==> flow/design.v <==
module bissc (
	input rst_n,
	input enc_clk,
	output oclk,
	input enc_data,
	input [9:0] enc_width,
	output [39:0] enc_pos
);
reg [2:0] state; 
reg [5:0] datacnt;
reg [39:0] mt_data;
reg [39:0] pos;
reg [5:0] crc_data;
reg cken;
always @(posedge enc_clk, negedge rst_n) begin
	if(!rst_n) begin
		state <= 3'd0;
		cken <= 1'b0;
		datacnt <= 6'd0;
		mt_data <= 40'd0;
		crc_data <= 6'd0;
		pos <= 32'd0;
	end
	else begin
		case(state)
			3'd0: begin  
				if(enc_data) begin
					cken <= 1'b1;
					state <= state + 1'b1;
					datacnt <= 6'd0;
				end
			end
			3'd1: begin  
				if(!enc_data) state <= state + 1'b1; 
			end
			3'd2: begin  
				if(enc_data) state <= state + 1'b1;
			end
			3'd3: begin
				state <= state + 1'b1;
				mt_data <= 0;
			end
			3'd4: begin  
				if(datacnt < enc_width) begin
					mt_data <= {mt_data[38:0], enc_data};
					datacnt <= datacnt + 1'b1;
				end
				else begin
					state <= state + 1'b1;
					datacnt <= 6'd0;
					pos <= mt_data;
				end
			end
			3'd5: begin  
				if(datacnt < 6'd1) begin
					datacnt <= datacnt + 1'b1;
				end
				else if(datacnt < 6'd7) begin
					datacnt <= datacnt + 1'b1;
					crc_data <= {crc_data[4:0], enc_data};
				end
				else begin
					state <= 0;
					cken <= 1'b0;
				end
			end
			default: begin
				state <= 0;
			end
		endcase
	end
end
assign enc_pos = pos;
assign oclk = cken & enc_clk;
endmodule
Reports on bissc
Tool output for the design above, in the order of the flow.
Line numbers count from 1 in the design file above.
Operators: Yosys type, input widths -> output width; for muxes data width and select width s.
Library cell names are shortened.
A cell with -- has no value.

inputs
  top module = bissc
  clock port = enc_clk
  cell library = sky130hd
  corner = tt_025C_1v80

Word level
Source: Yosys, flattened and elaborated, memories not mapped. Widths are those after wreduce. Registers that Yosys merges into a memory's read port (data or address) are not register bits. Print and check cells do not count. Equal cells are merged and count once.

operators by class
  order comparisons = 3
  reduce/logical cells = 10
  mux-type cells = 17
  equality and inequality tests = 13
  bitwise operators = 2
  add/subtract/negate cells = 2

operator list
  cell                 count
  $pmux 40 s2          1
  $mux 40              1
  $mux 6               4
  $pmux 6 s3           1
  $pmux 3 s5           1
  $mux 3               5
  $ne 2x2->1 const B   6
  $lt 6x10->1          1
  $eq 3x2->1 const B   2
  $eq 3x3->1 const B   2
  $add 6x1->6 const B  1
  $lt 6x1->1 const B   1
  $lt 6x3->1 const B   1
  $reduce_and 5->1     1
  $reduce_and 2->1     2
  $reduce_bool 2->1    2
  $reduce_and 4->1     1
  $add 3x1->3 const B  1
  $eq 3x1->1 const B   1
  $ne 3x3->1 const B   1
  $logic_not 3->1      1
  $reduce_and 3->1     1
  $reduce_bool 3->1    1
  $mux 1               3
  $ne 2x1->1 const B   1
  $reduce_or 2->1      1
  $pmux 1 s2           1
  $and 1x1->1          1
  $not 1->1            1

storage and ports
  output and inout bits = 41
  elaborated cells = 52
  flip-flop bits (word level) = 90
  input port bits = 13

Logic depth
Depth = most cells in a row (Yosys ltp): at word level without a register or memory, in the mapped netlist without a sequential cell, where the memories' decode and read muxes count.

logic depth
  word-level depth = 4
  ABC_AREA = 1
  gate-level depth with buffers = 13
  gate-level depth less buffers = 11

Netlist
The flow's flattened synthesis, as Yosys stat reports it; memories are mapped. The netlist is that of the ABC_AREA named above (0 if unset); the other value can give another one.

mapped netlist
  flip-flop cells = 90
  cells in the netlist = 442
  buffer cells = 21
  area of sequential cells = 2252.2 um^2
  mapped area = 3952.5 um^2

cells by type
  cell type  count  total area (um^2)
  dfrtp_1    90     2252.16
  o21ai_0    65     325.312
  nand2_1    84     315.302
  inv_1      70     262.752
  nand3_1    51     255.245
  ha_1       12     150.144
  o21ai_1    16     80.077
  buf_6      7      78.826
  nor2_1     16     60.058
  nand4_1    4      25.024
  nand3_2    2      20.019
  clkbuf_1   5      18.768
  nand2_2    3      18.768
  buf_1      4      15.014
  buf_2      3      15.014
  nand2_4    1      11.261
  a21oi_1    2      10.01
  a32o_1     1      10.01

Other cell types: 4; their cells: 6.

Wiki page: bissc / flow data

2 stored runs of bissc in the flow (synthesis by Yosys, layout by OpenROAD, sky130hd cells), in arbitrary order. Constraints: input delay and output delay 20% of the set period each, output load 0.01 pF.
By "achieved clock period (ns)" is meant the clock period of the run minus its worst setup slack. This is arithmetic on one report: input and output delays are still those of the set period (20% each).

settings of entry A
{
  "period_ns": 1.82,
  "CORE_UTILIZATION": 35,
  "SETUP_SLACK_MARGIN": 0.36,
  "PLACE_DENSITY": 0.42,
  "CORE_ASPECT_RATIO": 0.98,
  "CORE_MARGIN": 7,
  "ABC_AREA": 1,
  "GPL_TIMING_DRIVEN": 0,
  "SLEW_MARGIN": 35,
  "CAP_MARGIN": 20
}
report of entry A
yosys chip area after synthesis (um^2): 3952.5
finish__design__die__area: 14464.3
finish__design__instance__utilization: 0.5569
finish__timing__setup__ws: 0.098
finish__timing__setup__tns: 0.000
achieved clock period (ns): 1.722

settings of entry B
{
  "period_ns": 1.71,
  "CORE_UTILIZATION": 39,
  "SETUP_SLACK_MARGIN": -0.07,
  "CORE_ASPECT_RATIO": 0.62,
  "CORE_MARGIN": 7,
  "ABC_AREA": 0,
  "GPL_TIMING_DRIVEN": 1,
  "GPL_ROUTABILITY_DRIVEN": 1,
  "CTS_CLUSTER_SIZE": 14,
  "CTS_CLUSTER_DIAMETER": 220,
  "CAP_MARGIN": 20,
  "SLEW_MARGIN": 20
}
report of entry B
yosys chip area after synthesis (um^2): 4112.7
finish__design__die__area: 13699.2
finish__design__instance__utilization: 0.5961
finish__timing__setup__ws: -0.328
finish__timing__setup__tns: -22.063
achieved clock period (ns): 2.038

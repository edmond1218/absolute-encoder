==> flow/design.v <==
module endat (
	input rst_n,
	input enc_clk,
	output oclk,
	input enc_data,
	input [9:0] enc_width,
	output reg enc_tdata,
	output reg enc_wr,  
	output reg [39:0] enc_pos
);
reg [3:0] state;
reg [4:0] crc_data;
reg [39:0] pos_data;
reg [4:0] count;
reg [5:0] mode_cmd;
reg cken;
always @(posedge enc_clk, negedge rst_n) begin
	if(!rst_n) begin
		state <= 4'd0;
		crc_data <= 5'd0;
		pos_data <= 40'd0;
		count <= 5'd0;
		mode_cmd <= 6'b000111;
		enc_pos <= 40'd0;
		cken <= 1'b0;
		enc_wr <= 1'b0;
		enc_tdata <= 1'b0;
	end
	else begin
		case(state)
			4'd0: begin 
				if(!enc_data) begin
					state <= state + 1'b1;
					cken <= 1'b1;
					enc_wr <= 1'b0;
				end
			end
			4'd1: begin 
				state <= state + 1'b1;
			end
			4'd2: begin 
				state <= state + 1'b1;
				count <= 5'd0;
				mode_cmd <= 6'b000111; 
			end
			4'd3: begin 
				if(count > 5'd5) begin
					state <= state + 1'b1;
					enc_tdata <= 1'b0;
					enc_wr <= 1'b0;
				end
				else begin
					count <= count + 1'b1;
					enc_tdata <= mode_cmd[5];
					mode_cmd <= {mode_cmd[4:0], 1'b0};
					enc_wr <= 1'b1; 
				end
			end
			4'd4: begin 
				count <= 5'd0;
				state <= state + 1'b1;
				enc_tdata <= 1'b0;
				enc_wr <= 1'b0;
			end
			4'd5: begin 
				state <= state + 1'b1;
			end
			4'd6: begin 
				if(enc_data) state <= state + 2'd2;
			end
			4'd7: begin 
				state <= state + 1'b1;
				count <= 5'd0;
			end
			4'd8: begin 
				state <= state + 1'b1;
				pos_data <= 0;
			end
			4'd9: begin 
				pos_data <= {pos_data[38:0], enc_data};
				if(count > enc_width-2) begin
					state <= state + 1'b1;
					count <= 5'd0;
				end
				else count <= count + 1'b1;
			end
			4'd10: begin 
				enc_pos <= pos_data;
				if(count > 5'd3) begin
					state <= state + 1'b1;
					crc_data <= {crc_data[3:0], enc_data};
					count <= 5'd0;
				end
				else begin
					count <= count + 1'b1;
					crc_data <= {crc_data[3:0], enc_data};
				end
			end
			4'd11: begin 
				cken <= 1'b0;
				if(count == 5'd8) state <= 0;
				else count <= count + 1'b1;
			end
			default: begin
				state <= 4'd0;
			end
		endcase
	end
end
assign oclk = (cken == 1'b1)? enc_clk: 1'b1; 
endmodule
## Step by step through the tools: endat

Tool output for the design above, in the order of the flow.
Line numbers count from 1 in the design file above.
Cell names lack the library's common part.
Not given: --

- Top module: endat
- Clock port: enc_clk
- Library: sky130hd
- Timing corner: tt_025C_1v80

## Word level

Counts by Yosys on the flattened word-level netlist (proc, flatten, opt, wreduce; memories kept). Register bits leave out memories and registers merged into their read ports (data or address). Print and check cells are left out. Cells with the same type and inputs are merged into one.

- Register bits: 98
- Bits of input ports: 13
- Word-level cells: 72

- $add $sub $neg: 4
- $lt $le $gt $ge: 3
- Eq/ne operators: 20
- Multiplexer cells: 23
- Reduce/logical cells: 14

Operators with widths:

| kind | count |
|---|---|
| case mux 40 bit (select 2 bit) | 1 |
| greater-than comparator 5 x 32 -> 1 bit | 1 |
| case mux 4 bit (select 7 bit) | 1 |
| case mux 5 bit (select 5 bit) | 1 |
| 2-to-1 mux 4 bit | 6 |
| 2-to-1 mux 5 bit | 4 |
| != test 2 bit with constant B | 8 |
| == test 4 x 3 -> 1 bit with constant B | 4 |
| == test 4 bit with constant B | 4 |
| case mux 6 bit (select 2 bit) | 1 |
| subtractor 10 x 2 -> 11 bit with constant B | 1 |
| nonzero test 2 bit | 4 |
| == test 4 x 2 -> 1 bit with constant B | 2 |
| AND reduction 2 bit | 3 |
| AND reduction 6 bit | 1 |
| OR reduction 6 bit | 1 |
| 2-to-1 mux 6 bit | 1 |
| adder 5 x 1 -> 5 bit with constant B | 1 |
| greater-than comparator 5 x 2 -> 1 bit with constant B | 1 |
| greater-than comparator 5 x 3 -> 1 bit with constant B | 1 |
| == test 5 x 4 -> 1 bit with constant B | 1 |
| nonzero test 5 bit | 1 |
| 2-to-1 mux 1 bit | 5 |
| adder 4 x 1 -> 4 bit with constant B | 1 |
| == test 4 x 1 -> 1 bit with constant B | 1 |
| adder 4 x 2 -> 4 bit with constant B | 1 |
| zero test 4 bit | 1 |
| case mux 1 bit (select 2 bit) | 2 |

Not listed: further kinds 4, cells in them 4.

## Logic depth

Longest topological path by Yosys (ltp), each cell counted once; first at word level (registers and memories cut), then after technology mapping (sequential cells cut; the memories' decode and read muxes count).

- Depth after elaboration: 4
- ABC_AREA: 0
- Depth in mapped cells: 10

## Netlist

Source: synth_stat.txt of the flow (Yosys; design flattened, memories mapped). It holds for the ABC_AREA given above (unset counts as 0); a run with the other value may have another netlist.
Totals and module areas in this step are rounded.

Cells by type:

| cell type | count | area in all (um2) |
|---|---|---|
| dfrtp_1 | 95 | 2,377.28 |
| mux2_2 | 40 | 450.432 |
| a22o_1 | 43 | 376.611 |
| ha_1 | 14 | 175.168 |
| dfstp_2 | 3 | 78.826 |
| a21oi_1 | 13 | 65.062 |
| nand2_1 | 13 | 48.797 |
| xnor2_1 | 5 | 43.792 |
| inv_1 | 11 | 41.29 |
| nand3_1 | 7 | 35.034 |
| nor3_1 | 7 | 35.034 |
| clkbuf_1 | 8 | 30.029 |
| o21ai_0 | 6 | 30.029 |
| nor2_1 | 7 | 26.275 |
| xor2_1 | 3 | 26.275 |
| buf_4 | 3 | 22.522 |
| o31ai_1 | 3 | 22.522 |
| a31oi_4 | 1 | 21.27 |

Other cell types: 42; their cells: 56.

- Cells in the netlist: 338
- Cell area after synthesis: 0.0044 mm2
- Flip-flops: 98
- Buffers: 18

Subject: endat on sky130hd, stored results

Hello all,

Record of 2 stored runs of the RTL-to-layout flow on endat, platform sky130hd. The runs are unordered. Constraints: input delay and output delay 20% of the set period each, output load 0.01 pF.
By "power consumption" is meant OpenSTA's value without simulated activity: inputs other than the clock are taken to toggle once in ten clock periods, and the tool carries that through the logic.
Results are given in rounded form.

### Stored run 1

==> flow/run.sh <==
#!/bin/bash
# the make line also repeats the synthesis and layout settings of config.mk as NAME=value (left out here)
make -C /OpenROAD-flow-scripts/flow DESIGN_CONFIG=/design/flow/config.mk WORK_HOME=/design/flow/orfs CLKGATE_MAP_FILE= finish
==> flow/config.mk <==
export PLATFORM = sky130hd
export DESIGN_NAME = endat
export DESIGN_NICKNAME = endat
export VERILOG_FILES = /design/flow/design.v
export SDC_FILE = /design/flow/constraint.sdc
export NUM_CORES = 4
export LEC_CHECK = 0
export CAP_MARGIN = 20
export CORE_ASPECT_RATIO = 1.01
export CORE_MARGIN = 10
export CORE_UTILIZATION = 44
export GPL_ROUTABILITY_DRIVEN = 1
export PLACE_DENSITY_LB_ADDON = 0.06
export SLEW_MARGIN = 20
==> flow/constraint.sdc <==
create_clock -name core_clock -period 2.61 [get_ports {enc_clk}]
set_input_delay 0.5220 -clock core_clock [delete_from_list [all_inputs] [get_ports {enc_clk}]]
set_output_delay 0.5220 -clock core_clock [all_outputs]
set_load 0.01 [all_outputs]

Results of stored run 1:
- Die size: 0.014 mm2
- Power consumption: 0.0043 W
- Utilization: 55%
- Lowest setup slack: 170 ps
- Cell area after synthesis: 0.0044 mm2

### Stored run 2

==> flow/run.sh <==
#!/bin/bash
# the make line also repeats the synthesis and layout settings of config.mk as NAME=value (left out here)
make -C /OpenROAD-flow-scripts/flow DESIGN_CONFIG=/design/flow/config.mk WORK_HOME=/design/flow/orfs CLKGATE_MAP_FILE= finish
==> flow/config.mk <==
export PLATFORM = sky130hd
export DESIGN_NAME = endat
export DESIGN_NICKNAME = endat
export VERILOG_FILES = /design/flow/design.v
export SDC_FILE = /design/flow/constraint.sdc
export NUM_CORES = 4
export LEC_CHECK = 0
export ABC_AREA = 0
export CAP_MARGIN = 20
export CELL_PAD_IN_SITES_DETAIL_PLACEMENT = 1
export CELL_PAD_IN_SITES_GLOBAL_PLACEMENT = 3
export CORE_MARGIN = 6
export CORE_UTILIZATION = 32
export CTS_CLUSTER_DIAMETER = 172
export MIN_ROUTING_LAYER = met1
export PLACE_DENSITY_LB_ADDON = 0.11
export SETUP_SLACK_MARGIN = 0.21
export SLEW_MARGIN = 20
==> flow/constraint.sdc <==
create_clock -name core_clock -period 2.29 [get_ports {enc_clk}]
set_input_delay 0.4580 -clock core_clock [delete_from_list [all_inputs] [get_ports {enc_clk}]]
set_output_delay 0.4580 -clock core_clock [all_outputs]
set_load 0.01 [all_outputs]

Results of stored run 2:
- Die size: 0.017 mm2
- Power consumption: 0.0058 W
- Utilization: 44%
- Lowest setup slack: 200 ps
- Cell area after synthesis: 0.0044 mm2

Thanks

==> flow/design.v <==
module ssi (
	input rst_n,
	input enc_clk,  
	output oclk,
	input enc_data,
	input [9:0] enc_width,
	output reg [39:0] enc_pos
);
reg [2:0] rd_state;
reg [4:0] rd_cnt;
reg [5:0] delay_cnt;
reg [39:0] pos;
reg cken;
wire pos_bin;
always @(posedge enc_clk, negedge rst_n) begin
	if(!rst_n) begin
		rd_state <= 3'b0;
		pos <= 40'd0;
		enc_pos <= 40'd0;
		rd_cnt <= 5'd0;
		delay_cnt <= 6'd0;
		cken <= 1'b0;
	end
	else begin
		case(rd_state)
			3'b000: begin  
				if(enc_data) begin
					rd_state <= rd_state + 1'b1;
					rd_cnt <= 5'd1;
					pos <= 40'd0;
					cken <= 1'b1;
				end
				else begin
					cken <= 1'b0;
					pos <= 32'd0;
					rd_cnt <= 5'd0;
				end
			end
			3'b001: begin 
				if(rd_cnt == enc_width) begin
					rd_state <= rd_state + 1'b1;
					enc_pos <= {pos[38:0], pos_bin};
					pos <= {pos[38:0], pos_bin};
					cken <= 1'b0;
				end
				else begin
					rd_cnt <= rd_cnt + 1'b1;
					pos <= {pos[38:0], pos_bin};
				end
			end
			3'b010: begin 
				if(delay_cnt == 6'd10) begin
					rd_state <= 3'd0;
					delay_cnt <= 6'd0;
				end
				else begin
					delay_cnt <= delay_cnt + 1'b1;
				end
			end
			default: begin
				rd_state <= 3'b000;
			end
		endcase
	end
end
assign pos_bin = pos[0] ^ enc_data;
assign oclk = cken & enc_clk;
endmodule
======== Step by step through the tools: ssi ========
The steps from the RTL of ssi to its reports follow in flow order.
Lines are those of the file above, counted from 1.
Operators carry their Yosys type and port widths (W data, S select, Z words).
Library cell names are shortened.
A cell with -- has no value.
design
  design top .............................. ssi
  clock port .............................. enc_clk
  library ................................. sky130hd
  timing corner ........................... tt_025C_1v80

======== Elaborated design ========
Counts by Yosys on the flattened word-level netlist (proc, flatten, opt, wreduce; memories kept). Register bits leave out memories and registers merged into their read ports (data or address). Print and check cells are left out.
cells by class
  add/sub/neg operators ................... 3
  eq/ne operators ......................... 8
  bitwise operators ....................... 2
  multiplexer cells ....................... 12
  reduce/logical cells .................... 6
  $lt $le $gt $ge ......................... 0
  multiply operators ...................... 0
  div/mod/pow operators ................... 0
  shifts and indexed selects .............. 0
operator list
  kind                   count
  $pmux W39 S2           1
  $eq A5 B10 Y1          1
  $pmux W5 S2            1
  $pmux W3 S3            1
  $mux W3                3
  $ne A2 B2 Y1 const B   4
  $reduce_and A2 Y1      3
  $add A6 B1 Y6 const B  1
  $eq A6 B4 Y1 const B   1
  $mux W6                1
  $add A5 B1 Y5 const B  1
  $mux W5                1
  $add A3 B1 Y3 const B  1
  $eq A3 B1 Y1 const B   1
  $eq A3 B2 Y1 const B   1
  $logic_not A3 Y1       1
  $reduce_and A3 Y1      1
  $mux W1                3
  $reduce_bool A2 Y1     1
  $pmux W1 S2            1
  $and A1 B1 Y1          1
  $xor A1 B1 Y1          1
word-level totals
  memory bits (writable) .................. 0
  elaborated cells ........................ 37
  memories kept ........................... 0
  register bits after elaboration ......... 94
  bits in read-only memories .............. 0
  clocked read ports x word width ......... 0
  bits in latches ......................... 0

======== Longest topological paths ========
Longest topological path by Yosys (ltp), each cell counted once; first at word level (registers and memories cut), then after technology mapping (sequential cells cut; the memories' decode and read muxes count).
logic depth
  word-level depth ........................ 3
  ABC_AREA ................................ 1
  mapped depth ............................ 10
  mapped depth without buffers ............ 9

======== Synthesis result ========
Yosys stat after the flow's synthesis: flattened, memories mapped to cells. It holds for the ABC_AREA given above (unset counts as 0); a run with the other value may have another netlist.
mapped netlist
  area of sequential cells ................ 2352.3 µm²
  buffer cells ............................ 17
  cell area after synthesis ............... 4006.3 µm²
  cells in the netlist .................... 398
  flip-flops .............................. 94
cell types
  type      count
  dfrtp_1   94
  o21ai_2   40
  nand2_1   86
  o22ai_1   39
  inv_1     64
  buf_6     8
  ha_1      7
  nand3_1   13
  nor2_1    17
  xnor2_1   3
  clkbuf_1  6
  xor2_1    2
  o21ai_0   3
  nand2_4   1
  nor2_4    1
  buf_2     2
  nand3_2   1
  a22o_1    1
Other cell types: 9; their cells: 10.

Memo
Re: implementation data of ssi

Measured results for ssi: 2 stored runs of the Yosys and OpenROAD flow on sky130hd. The settings differ; the order carries no meaning. The constraints put input and output delay at 20% of the set period each and load the outputs with 0.01 pF.
"critical setup path time": the worst setup path's part of the clock period (all of it between registers, 20% less for each end at a port) less its slack. A launch clock that arrives late makes it longer, a capture clock that arrives late makes it shorter.
"overall power": no workload was simulated; the value follows from the tool's default switching activity.
"critical setup path time" is known to 10 ps.

======== run 1 ========
==> flow/run.sh <==
#!/bin/bash
# the make line also repeats the synthesis and layout settings of config.mk as NAME=value (left out here)
make -C /OpenROAD-flow-scripts/flow DESIGN_CONFIG=/design/flow/config.mk WORK_HOME=/design/flow/orfs CLKGATE_MAP_FILE= finish
==> flow/config.mk <==
export PLATFORM = sky130hd
export DESIGN_NAME = ssi
export DESIGN_NICKNAME = ssi
export VERILOG_FILES = /design/flow/design.v
export SDC_FILE = /design/flow/constraint.sdc
export NUM_CORES = 4
export LEC_CHECK = 0
export ABC_AREA = 1
export CAP_MARGIN = 5
export CELL_PAD_IN_SITES_DETAIL_PLACEMENT = 1
export CELL_PAD_IN_SITES_GLOBAL_PLACEMENT = 0
export CORE_MARGIN = 10
export CORE_UTILIZATION = 38
export CTS_CLUSTER_SIZE = 86
export HOLD_SLACK_MARGIN = 0.22
export MAX_ROUTING_LAYER = met4
export PLACE_DENSITY_LB_ADDON = 0.01
export SLEW_MARGIN = 5
==> flow/constraint.sdc <==
create_clock -name core_clock -period 2.36 [get_ports {enc_clk}]
set_input_delay 0.4720 -clock core_clock [delete_from_list [all_inputs] [get_ports {enc_clk}]]
set_output_delay 0.4720 -clock core_clock [all_outputs]
set_load 0.01 [all_outputs]

-------- measured, run 1 --------
  standard-cell area after layout ......... 4916.0 µm²
  netlist area reported by Yosys .......... 4006.3 µm²
  setup slack of the critical path ........ 117 ps
  overall power ........................... 4041 uW
  die outline area ........................ 15050.4 µm²
  final utilization ....................... 0.478

======== run 2 ========
==> flow/run.sh <==
#!/bin/bash
# the make line also repeats the synthesis and layout settings of config.mk as NAME=value (left out here)
make -C /OpenROAD-flow-scripts/flow DESIGN_CONFIG=/design/flow/config.mk WORK_HOME=/design/flow/orfs CLKGATE_MAP_FILE= finish
==> flow/config.mk <==
export PLATFORM = sky130hd
export DESIGN_NAME = ssi
export DESIGN_NICKNAME = ssi
export VERILOG_FILES = /design/flow/design.v
export SDC_FILE = /design/flow/constraint.sdc
export NUM_CORES = 4
export LEC_CHECK = 0
export ABC_AREA = 0
export CAP_MARGIN = 20
export CELL_PAD_IN_SITES_DETAIL_PLACEMENT = 2
export CELL_PAD_IN_SITES_GLOBAL_PLACEMENT = 0
export CORE_MARGIN = 2
export CORE_UTILIZATION = 23
export CTS_CLUSTER_DIAMETER = 274
export GPL_ROUTABILITY_DRIVEN = 1
export HOLD_SLACK_MARGIN = 0.01
export MIN_ROUTING_LAYER = met1
export SETUP_SLACK_MARGIN = 0.32
export SLEW_MARGIN = 20
==> flow/constraint.sdc <==
create_clock -name core_clock -period 1.5 [get_ports {enc_clk}]
set_input_delay 0.3000 -clock core_clock [delete_from_list [all_inputs] [get_ports {enc_clk}]]
set_output_delay 0.3000 -clock core_clock [all_outputs]
set_load 0.01 [all_outputs]

-------- measured, run 2 --------
  standard-cell area after layout ......... 6731.5 µm²
  overall power ........................... 10822 uW
  setup slack of the critical path ........ -377 ps
  final utilization ....................... 0.395
  netlist area reported by Yosys .......... 3967.6 µm²
  die outline area ........................ 18316.9 µm²
  critical setup path time ................ 1880 ps
  critical path kind ...................... register to register
